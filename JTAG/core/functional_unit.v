==> flow/design.v <==
module functional_unit
(
    input            clk         
,   input            TLR         
,   input      [3:0] X           
,   output     [3:0] Yin         
);
reg [3:0] state;
localparam STATE_0 = 4'b0000; 
localparam STATE_1 = 4'b0001; 
localparam STATE_2 = 4'b0010; 
localparam STATE_3 = 4'b0011;
localparam STATE_4 = 4'b0100;
localparam STATE_5 = 4'b0101;
localparam STATE_6 = 4'b0110;
localparam STATE_7 = 4'b0111;
localparam STATE_8 = 4'b1000;
localparam STATE_9 = 4'b1001;
localparam STATE_A = 4'b1010;
localparam STATE_B = 4'b1011;
localparam STATE_C = 4'b1100;
localparam STATE_D = 4'b1101;
localparam STATE_E = 4'b1110;
localparam STATE_F = 4'b1111;
always @ (negedge clk) begin
    if (TLR) begin
        state <= STATE_0;
    end else begin
        case(state)
            STATE_0: begin
                if ( X == 4'b0010 )                 state <= STATE_1;
                if ( {X[3], X[2], X[0]} == 3'b100 ) state <= STATE_6;
                if ( X == 4'b1111 )                 state <= STATE_D;
            end
            STATE_1: begin
                if ( {X[3], X[2]} == 2'b01 )        state <= STATE_0;
                if ( {X[3], X[2], X[1]} == 3'b101 ) state <= STATE_3;
                if ( X == 4'b0010 )                 state <= STATE_B;
            end
            STATE_2: begin
                if ( X == 4'b1011 )                 state <= STATE_1;
                if ( X == 4'b1111 )                 state <= STATE_6;
                if ( {X[3], X[2]} == 2'b00 )        state <= STATE_9;
                if ( X == 4'b1100 )                 state <= STATE_E;
            end
            STATE_3: begin
                if ( X == 4'b1110 )                 state <= STATE_2;
                if ( X == 4'b1010 )                 state <= STATE_4;
                if ( X == 4'b0110 )                 state <= STATE_D;
            end
            STATE_4: begin
                if ( X == 4'b1111 )                 state <= STATE_1;
                if ( X == 4'b0001 )                 state <= STATE_7;
                if ( X == 4'b1110 )                 state <= STATE_9;
                if ( {X[3], X[2], X[0]} == 3'b011 ) state <= STATE_C;
            end
            STATE_5: begin
                if ( X == 4'b1100 )                 state <= STATE_0;
                if ( X == 4'b0011 )                 state <= STATE_2;
                if ( X == 4'b1111 )                 state <= STATE_4;
                if ( X == 4'b0010 )                 state <= STATE_8;
                if ( X == 4'b1101 )                 state <= STATE_D;
            end
            STATE_6: begin
                if ( X == 4'b0000 )                 state <= STATE_2;
                if ( X == 4'b0001 )                 state <= STATE_5;
                if ( {X[3], X[2], X[1]} == 3'b001 ) state <= STATE_9;
                if ( {X[3], X[2], X[1]} == 3'b111 ) state <= STATE_C;
            end
            STATE_7: begin
                if ( X == 4'b0000 )                 state <= STATE_0;
                if ( {X[3], X[2], X[0]} == 3'b110 ) state <= STATE_2;
                if ( X == 4'b0101 )                 state <= STATE_5;
                if ( X == 4'b0011 )                 state <= STATE_A;
                if ( {X[3], X[2], X[0]} == 3'b111 ) state <= STATE_9;
            end
            STATE_8: begin
                if ( {X[3], X[2], X[1]} == 3'b110 ) state <= STATE_3;
                if ( {X[3], X[2], X[0]} == 3'b001 ) state <= STATE_7;
                if ( X == 4'b1111 )                 state <= STATE_B;
            end
            STATE_9: begin
                if ( X == 4'b0000 )                 state <= STATE_4;
                if ( X == 4'b0001 )                 state <= STATE_7;
                if ( X == 4'b1110 )                 state <= STATE_C;
                if ( X == 4'b1011 )                 state <= STATE_E;
            end
            STATE_A: begin
                if ( X == 4'b0011 )                 state <= STATE_2;
                if ( X == 4'b1111 )                 state <= STATE_5;
                if ( X == 4'b1010 )                 state <= STATE_8;
                if ( X == 4'b0001 )                 state <= STATE_D;
            end
            STATE_B: begin
                if ( X == 4'b1010 )                 state <= STATE_1;
                if ( {X[3], X[2], X[1]} == 3'b110 ) state <= STATE_8;
                if ( X == 4'b1110 )                 state <= STATE_C;
                if ( X == 4'b1001 )                 state <= STATE_E;
            end
            STATE_C: begin
                if ( X == 4'b1110 )                 state <= STATE_2;
                if ( X == 4'b1001 )                 state <= STATE_6;
                if ( {X[3], X[2], X[1]} == 3'b101 ) state <= STATE_9;
                if ( X == 4'b0010 )                 state <= STATE_E;
            end
            STATE_D: begin
                if ( X == 4'b0101 )                 state <= STATE_1;
                if ( X == 4'b1001 )                 state <= STATE_2;
                if ( {X[1], X[0]} == 2'b10 )        state <= STATE_5;
                if ( X == 4'b1111 )                 state <= STATE_9;
            end
            STATE_E: begin
                if ( X == 4'b1111 )                 state <= STATE_1;
                if ( {X[2], X[1], X[0]} == 3'b101 ) state <= STATE_4;               
                if ( X == 4'b1100 )                 state <= STATE_7;
            end
            STATE_F: begin
                if ( X == 4'b1100 )                 state <= STATE_3;
                if ( X == 4'b1010 )                 state <= STATE_7;               
                if ( X == 4'b0000 )                 state <= STATE_A;
                if ( {X[3], X[2]} == 2'b01 )        state <= STATE_C;
            end
            default:                                state <= STATE_0;
        endcase
    end
end
assign Yin = state;
endmodule
From RTL to reports: functional_unit
The steps from the RTL of functional_unit to its reports follow in flow order.
Line numbers count from 1 in the design file above.
Operators: Yosys type, input widths -> output width; for muxes data width and select width s.
{"block": "design", "top": "functional_unit", "clk_port": "clk", "cell_library": "sky130hd", "pvt_corner": "tt_025C_1v80"}

After elaboration
Yosys after proc, flatten, opt, wreduce and memory -nomap, before mapping. Memory bits, and registers merged into a memory's read port (data or address), are not among the register bits. Print and check cells are not counted. Equal cells are merged and count once.
{"block": "word_totals", "register_bits": 4, "inputBits": 6, "output_inout_bits": 4, "wordCells": 117}
{"block": "classes", "n_eq": 51, "n_mux": 60, "n_reduce_logical": 5}
{"block": "ops", "operator": "$mux 4", "n": 59}
{"block": "ops", "operator": "$pmux 4 s16", "n": 1}
{"block": "ops", "operator": "$eq 4x4->1 const B", "n": 15}
{"block": "ops", "operator": "$ne 5x5->1 const B", "n": 7}
{"block": "ops", "operator": "$eq 4x3->1 const B", "n": 6}
{"block": "ops", "operator": "$eq 3x3->1 const B", "n": 7}
{"block": "ops", "operator": "$reduce_bool 16->1", "n": 1}
{"block": "ops", "operator": "$eq 4x2->1 const B", "n": 4}
{"block": "ops", "operator": "$reduce_and 13->1", "n": 1}
{"block": "ops", "operator": "$ne 4x4->1 const B", "n": 3}
{"block": "ops", "operator": "$ne 6x6->1 const B", "n": 2}
{"block": "ops", "operator": "$eq 4x1->1 const B", "n": 2}
{"block": "ops", "operator": "$logic_not 4->1", "n": 2}
{"block": "ops", "operator": "$eq 3x1->1 const B", "n": 2}
{"block": "ops", "operator": "$eq 3x2->1 const B", "n": 1}
{"block": "ops", "operator": "$eq 2x1->1 const B", "n": 1}
{"block": "ops", "operator": "$eq 2x2->1 const B", "n": 1}
{"block": "ops", "operator": "$logic_not 2->1", "n": 1}

Logic depth
Depth = most cells in a row (Yosys ltp): at word level without a register or memory, in the mapped netlist without a sequential cell, where the memories' decode and read muxes count.
{"block": "logic_depth", "ltp_word": 7, "ABC_AREA": 0, "mapped_depth": 9}

After synthesis
The flow's flattened synthesis, as Yosys stat reports it; memories are mapped. The netlist is that of the ABC_AREA named above (0 if unset); the other value can give another one.
The area totals of this step are shown rounded.
{"block": "by_type", "cell_type": "sky130_fd_sc_hd__buf_4", "n": 11, "area_total_um2": 82.579}
{"block": "by_type", "cell_type": "sky130_fd_sc_hd__nor2_1", "n": 22, "area_total_um2": 82.579}
{"block": "by_type", "cell_type": "sky130_fd_sc_hd__dfxtp_1", "n": 4, "area_total_um2": 80.077}
{"block": "by_type", "cell_type": "sky130_fd_sc_hd__a21oi_1", "n": 15, "area_total_um2": 75.072}
{"block": "by_type", "cell_type": "sky130_fd_sc_hd__buf_2", "n": 12, "area_total_um2": 60.058}
{"block": "by_type", "cell_type": "sky130_fd_sc_hd__o21ai_0", "n": 12, "area_total_um2": 60.058}
{"block": "by_type", "cell_type": "sky130_fd_sc_hd__nand2_1", "n": 14, "area_total_um2": 52.55}
{"block": "by_type", "cell_type": "sky130_fd_sc_hd__buf_6", "n": 4, "area_total_um2": 45.043}
{"block": "by_type", "cell_type": "sky130_fd_sc_hd__nand4bb_1", "n": 4, "area_total_um2": 45.043}
{"block": "by_type", "cell_type": "sky130_fd_sc_hd__nor3_1", "n": 9, "area_total_um2": 45.043}
{"block": "by_type", "cell_type": "sky130_fd_sc_hd__o21a_1", "n": 6, "area_total_um2": 45.043}
{"block": "by_type", "cell_type": "sky130_fd_sc_hd__nand4b_1", "n": 5, "area_total_um2": 43.792}
{"block": "by_type", "cell_type": "sky130_fd_sc_hd__nor2b_1", "n": 7, "area_total_um2": 43.792}
{"block": "by_type", "cell_type": "sky130_fd_sc_hd__nand3_1", "n": 8, "area_total_um2": 40.038}
{"block": "by_type", "cell_type": "sky130_fd_sc_hd__and4bb_2", "n": 3, "area_total_um2": 37.536}
{"block": "by_type", "cell_type": "sky130_fd_sc_hd__o2111ai_1", "n": 4, "area_total_um2": 35.034}
{"block": "by_type", "cell_type": "sky130_fd_sc_hd__o22ai_1", "n": 5, "area_total_um2": 31.28}
{"block": "by_type", "cell_type": "sky130_fd_sc_hd__a311o_1", "n": 3, "area_total_um2": 30.029}
Not listed: further types 62, cells in them 110.
{"block": "mapped", "stdcells": 258, "synth_area_mm2": 0.00183, "seqArea_mm2": 0.0000801, "ffs": 4}

Lab notebook: functional_unit

functional_unit: 2 stored runs of the Yosys and OpenROAD flow on sky130hd. The settings differ; the order carries no meaning. The constraints put input and output delay at 20% of the set period each and load the outputs with 0.01 pF.

Stored run 1
==> flow/run.sh <==
#!/bin/bash
# the make line also repeats the synthesis and layout settings of config.mk as NAME=value (left out here)
make -C /OpenROAD-flow-scripts/flow DESIGN_CONFIG=/design/flow/config.mk WORK_HOME=/design/flow/orfs CLKGATE_MAP_FILE= finish
==> flow/config.mk <==
export PLATFORM = sky130hd
export DESIGN_NAME = functional_unit
export DESIGN_NICKNAME = functional_unit
export VERILOG_FILES = /design/flow/design.v
export SDC_FILE = /design/flow/constraint.sdc
export NUM_CORES = 4
export LEC_CHECK = 0
export CAP_MARGIN = 20
export CELL_PAD_IN_SITES_GLOBAL_PLACEMENT = 0
export CORE_ASPECT_RATIO = 1.75
export CORE_MARGIN = 2
export CORE_UTILIZATION = 70
export CTS_CLUSTER_SIZE = 13
export PLACE_DENSITY_LB_ADDON = 0.13
export SETUP_SLACK_MARGIN = 0.8
export SLEW_MARGIN = 20
==> flow/constraint.sdc <==
create_clock -name core_clock -period 4.39 [get_ports {clk}]
set_input_delay 0.8780 -clock core_clock [delete_from_list [all_inputs] [get_ports {clk}]]
set_output_delay 0.8780 -clock core_clock [all_outputs]
set_load 0.01 [all_outputs]

==> results of stored run 1, as JSON <==
{
  "outcome": "incomplete, clock tree synthesis halted on DPL-0033"
}

Stored run 2
==> flow/run.sh <==
#!/bin/bash
# the make line also repeats the synthesis and layout settings of config.mk as NAME=value (left out here)
make -C /OpenROAD-flow-scripts/flow DESIGN_CONFIG=/design/flow/config.mk WORK_HOME=/design/flow/orfs CLKGATE_MAP_FILE= finish
==> flow/config.mk <==
export PLATFORM = sky130hd
export DESIGN_NAME = functional_unit
export DESIGN_NICKNAME = functional_unit
export VERILOG_FILES = /design/flow/design.v
export SDC_FILE = /design/flow/constraint.sdc
export NUM_CORES = 4
export LEC_CHECK = 0
export CAP_MARGIN = 20
export CELL_PAD_IN_SITES_GLOBAL_PLACEMENT = 3
export CORE_ASPECT_RATIO = 0.9
export CORE_MARGIN = 2
export CORE_UTILIZATION = 57
export CTS_CLUSTER_SIZE = 92
export GPL_TIMING_DRIVEN = 0
export PLACE_DENSITY_LB_ADDON = 0.12
export SETUP_SLACK_MARGIN = 2.04
export SLEW_MARGIN = 20
==> flow/constraint.sdc <==
create_clock -name core_clock -period 7.58 [get_ports {clk}]
set_input_delay 1.5160 -clock core_clock [delete_from_list [all_inputs] [get_ports {clk}]]
set_output_delay 1.5160 -clock core_clock [all_outputs]
set_load 0.01 [all_outputs]

==> results of stored run 2, as JSON <==
{
  "outcome": "incomplete, placement halted on FLW-0024"
}
